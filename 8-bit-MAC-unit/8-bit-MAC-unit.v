==> flow/design.v <==
module MAC_UNIT(
    input [7:0] a, b, 
    input clk, rst,
    output reg [15:0] acc
); 
    always @(posedge clk) begin 
        if(rst) 
            acc <= 16'd0; 
        else 
            acc <= acc + (a * b); 
    end 
endmodule
---- From RTL to reports: MAC_UNIT ----
What the tools print for MAC_UNIT, step after step.
Lines are those of the file above, counted from 1.
Not given: -
set-up
  top ..................................... MAC_UNIT
  clock port .............................. clk
  cell library ............................ sky130hd
  corner .................................. tt_025C_1v80

---- Word level ----
Counts by Yosys on the flattened word-level netlist (proc, flatten, opt, wreduce; memories kept). Register bits leave out memories and registers merged into their read ports (data or address); mux counts leave out enables and synchronous resets folded into registers. Print and check cells are left out. Cells with the same type and inputs are merged into one.
operators by class
  $add $sub $neg .......................... 1
  multipliers ............................. 1
operators by type and width
  kind                                          count
  8-bit by 8-bit multiplier with 16-bit output  1
  16-bit adder                                  1
word-level totals
  register bits ........................... 16
  output and inout bits ................... 16
  cells after elaboration ................. 3

---- Longest topological paths ----
Longest topological path by Yosys (ltp), each cell counted once; first at word level (registers and memories cut), then after technology mapping (sequential cells cut; the memories' decode and read muxes count).
logic depth
  depth after elaboration ................. 2
  ABC_AREA ................................ 1
  depth in mapped cells ................... 21
  mapped depth without buffers ............ 20

---- Synthesis result ----
Yosys stat after the flow's synthesis: flattened, memories mapped to cells. It holds for the ABC_AREA given above (unset counts as 0); a run with the other value may have another netlist.
The area totals of this step are shown rounded.
cell types
  cell type                  count
  sky130_fd_sc_hd__fa_1      50
  sky130_fd_sc_hd__inv_1     162
  sky130_fd_sc_hd__nand2_1   120
  sky130_fd_sc_hd__ha_1      35
  sky130_fd_sc_hd__dfxtp_1   16
  sky130_fd_sc_hd__nor2_1    25
  sky130_fd_sc_hd__clkbuf_1  15
  sky130_fd_sc_hd__a21oi_1   8
  sky130_fd_sc_hd__nand3_1   7
  sky130_fd_sc_hd__xnor2_1   3
  sky130_fd_sc_hd__nand2_2   4
  sky130_fd_sc_hd__nor2_2    4
  sky130_fd_sc_hd__nand3_2   2
  sky130_fd_sc_hd__o21ai_0   3
  sky130_fd_sc_hd__nor2_4    1
  sky130_fd_sc_hd__o21ai_2   1
  sky130_fd_sc_hd__xor2_1    1
  sky130_fd_sc_hd__inv_2     2
Not listed: further types 4, cells in them 4.
mapped netlist
  standard cells after synthesis .......... 463
  cell area after synthesis ............... 3,210 um^2
  area of sequential cells ................ 320 um^2
  mapped flip-flops ....................... 16
  buffers ................................. 16

---- Timing after synthesis ----
OpenSTA on the mapped netlist: ideal clock, no wires. The path of least setup slack (recovery checks aside). Input and output delay are each 20% of the period. Register names are those of the netlist, which keeps one name where synthesis merged equal registers.
timing after synthesis
  path type ............................... input to register
  start ................................... in a[6]
  end ..................................... reg acc[15]
  clock period ............................ 5,650 ps
  arrival ................................. 4,544 ps
  path slack .............................. 993 ps
  path delay .............................. 3,528 ps
  stages .................................. 19
  period reached after synthesis .......... 4,657 ps
"path delay" = arrival - input delay + setup time.
"stages": output pins that drive a net of the path, with the launching flip-flop's if there is one; two outputs of one cell count as two.
"period reached after synthesis" is the clock period less the worst setup slack; recovery checks do not enter. This is arithmetic on one report: input and output delays are still those of the set period (20% each).
Between the ends stands the longest chain of elaborated cells between them, by number of cells; it is not shown to be the way that was timed. Of several equally long chains one is given.
Each line given opens the expression or statement behind the cell; cells for indexed reads and writes are added by Yosys, which also makes memories of some case tables.
between the ends, after synthesis
  path through ............................ sky130_fd_sc_hd__clkbuf_1 -> sky130_fd_sc_hd__nand2_1 -> sky130_fd_sc_hd__fa_1 -> sky130_fd_sc_hd__inv_1 -> sky130_fd_sc_hd__fa_1 -> sky130_fd_sc_hd__fa_1 -> sky130_fd_sc_hd__inv_1 -> sky130_fd_sc_hd__fa_1 -> sky130_fd_sc_hd__inv_1 -> sky130_fd_sc_hd__ha_1 -> sky130_fd_sc_hd__nand2_2 -> sky130_fd_sc_hd__inv_2 -> sky130_fd_sc_hd__nand2_2 -> sky130_fd_sc_hd__nor2_2 -> sky130_fd_sc_hd__nand2_1 -> sky130_fd_sc_hd__nand3_2 -> sky130_fd_sc_hd__nand2_1 -> sky130_fd_sc_hd__nand2_1 -> sky130_fd_sc_hd__nor2_2
  cells in the longest elaborated chain ... 2
  elaborated cells between the ends (all ways) .. 2
  RTL lines with such cells ............... 1
  those cells by class .................... add/sub (1); mul (1)
ends and longest elaborated chain, after synthesis
  item                                          line  text
  start: declaration                            2     input [7:0] a, b,
  8-bit by 8-bit multiplier with 16-bit output  10    acc <= acc + (a * b);
  16-bit adder                                  10
  end: assignment                               8     acc <= 16'd0;
  end: assignment                               10
  end: declaration                              4     output reg [15:0] acc

---- Timing after layout ----
From the final timing report of job 2: the path of least setup slack in the routed layout; clock arrival at registers is part of the times.
The path's times are printed in steps of 10 ps; the period is the one set.
timing after layout
  path type ............................... input to register
  start ................................... in b[4]
  end ..................................... reg acc[15]
  clock period ............................ 2,910 ps
  arrival ................................. 3,910 ps
  path slack .............................. -850 ps
  stages .................................. 19
Between the ends stands the longest chain of elaborated cells between them, by number of cells; it is not shown to be the way that was timed. Of several equally long chains one is given.
between the ends, after layout
  path through ............................ sky130_fd_sc_hd__buf_12 -> sky130_fd_sc_hd__nand2_4 -> sky130_fd_sc_hd__fa_1 -> sky130_fd_sc_hd__inv_2 -> sky130_fd_sc_hd__fa_1 -> sky130_fd_sc_hd__fa_1 -> sky130_fd_sc_hd__inv_2 -> sky130_fd_sc_hd__fa_1 -> sky130_fd_sc_hd__inv_2 -> sky130_fd_sc_hd__ha_4 -> sky130_fd_sc_hd__nand2_4 -> sky130_fd_sc_hd__inv_4 -> sky130_fd_sc_hd__nand2_2 -> sky130_fd_sc_hd__nand2_2 -> sky130_fd_sc_hd__nand2_2 -> sky130_fd_sc_hd__nand3_2 -> sky130_fd_sc_hd__nand2_2 -> sky130_fd_sc_hd__nand2_2 -> sky130_fd_sc_hd__nor2_2
  cells in the longest elaborated chain ... 2
  elaborated cells between the ends (all ways) .. 2
  RTL lines with such cells ............... 1
  those cells by class .................... add/sub (1); mul (1)
ends and longest elaborated chain, after layout
  item                                          line  text
  start: declaration                            2     input [7:0] a, b,
  8-bit by 8-bit multiplier with 16-bit output  10    acc <= acc + (a * b);
  16-bit adder                                  10
  end: assignment                               8     acc <= 16'd0;
  end: assignment                               10
  end: declaration                              4     output reg [15:0] acc

==> results <==
Flow measurements of MAC_UNIT on sky130hd: 2 stored runs with different settings, listed in no order. Input and output delays are each 20% of the period that was set; the output load is 0.01 pF.
"achieved period" means the clock period less the worst setup slack. The figure is calculated, with input and output delays left at 20% of the set period.
"worst setup path time" is the time allowed to the run's worst setup path (the clock period less input and output delay, where it has them) less its slack. Clock arrival times count: a late capture clock shortens it, a late launch clock lengthens it.
"worst setup path time" is known to 10 ps.
Results are given in rounded form.

---- job 1 ----
settings
  period_ns = 3.62
  CORE_UTILIZATION = 63
  SETUP_SLACK_MARGIN = 0.83
  PLACE_DENSITY = 0.58
  CORE_ASPECT_RATIO = 0.6
  CELL_PAD_IN_SITES_GLOBAL_PLACEMENT = 3
  TNS_END_PERCENT = 15
  ABC_AREA = 0
  GPL_ROUTABILITY_DRIVEN = 1
  CTS_CLUSTER_DIAMETER = 225
  CAP_MARGIN = 0
  CORE_MARGIN = 2
  SLEW_MARGIN = 20
results
  stopped before the end: placement reported GPL-0301

---- job 2 ----
settings
  period_ns = 2.91
  CORE_UTILIZATION = 22
  SETUP_SLACK_MARGIN = -0.11
  PLACE_DENSITY_LB_ADDON = 0.28
  CORE_ASPECT_RATIO = 0.77
  CELL_PAD_IN_SITES_GLOBAL_PLACEMENT = 0
  TNS_END_PERCENT = 25
  ABC_AREA = 1
  GPL_TIMING_DRIVEN = 1
  SLEW_MARGIN = 5
  MAX_ROUTING_LAYER = met5
  CAP_MARGIN = 20
  CORE_MARGIN = 2
results
  area inside the die boundary ............ 15,600 um^2
  standard-cell area of the final layout .. 4,610 um^2
  achieved period ......................... 3,764 ps
  final setup TNS ......................... -8,410 ps
  post-layout utilization ................. 32.5%
  worst setup path time ................... 3,180 ps
  critical path kind ...................... input to register
  final worst hold slack .................. 638 ps
  mapped cell area after synthesis ........ 3,210 um^2
  setup slack of the critical path ........ -854 ps
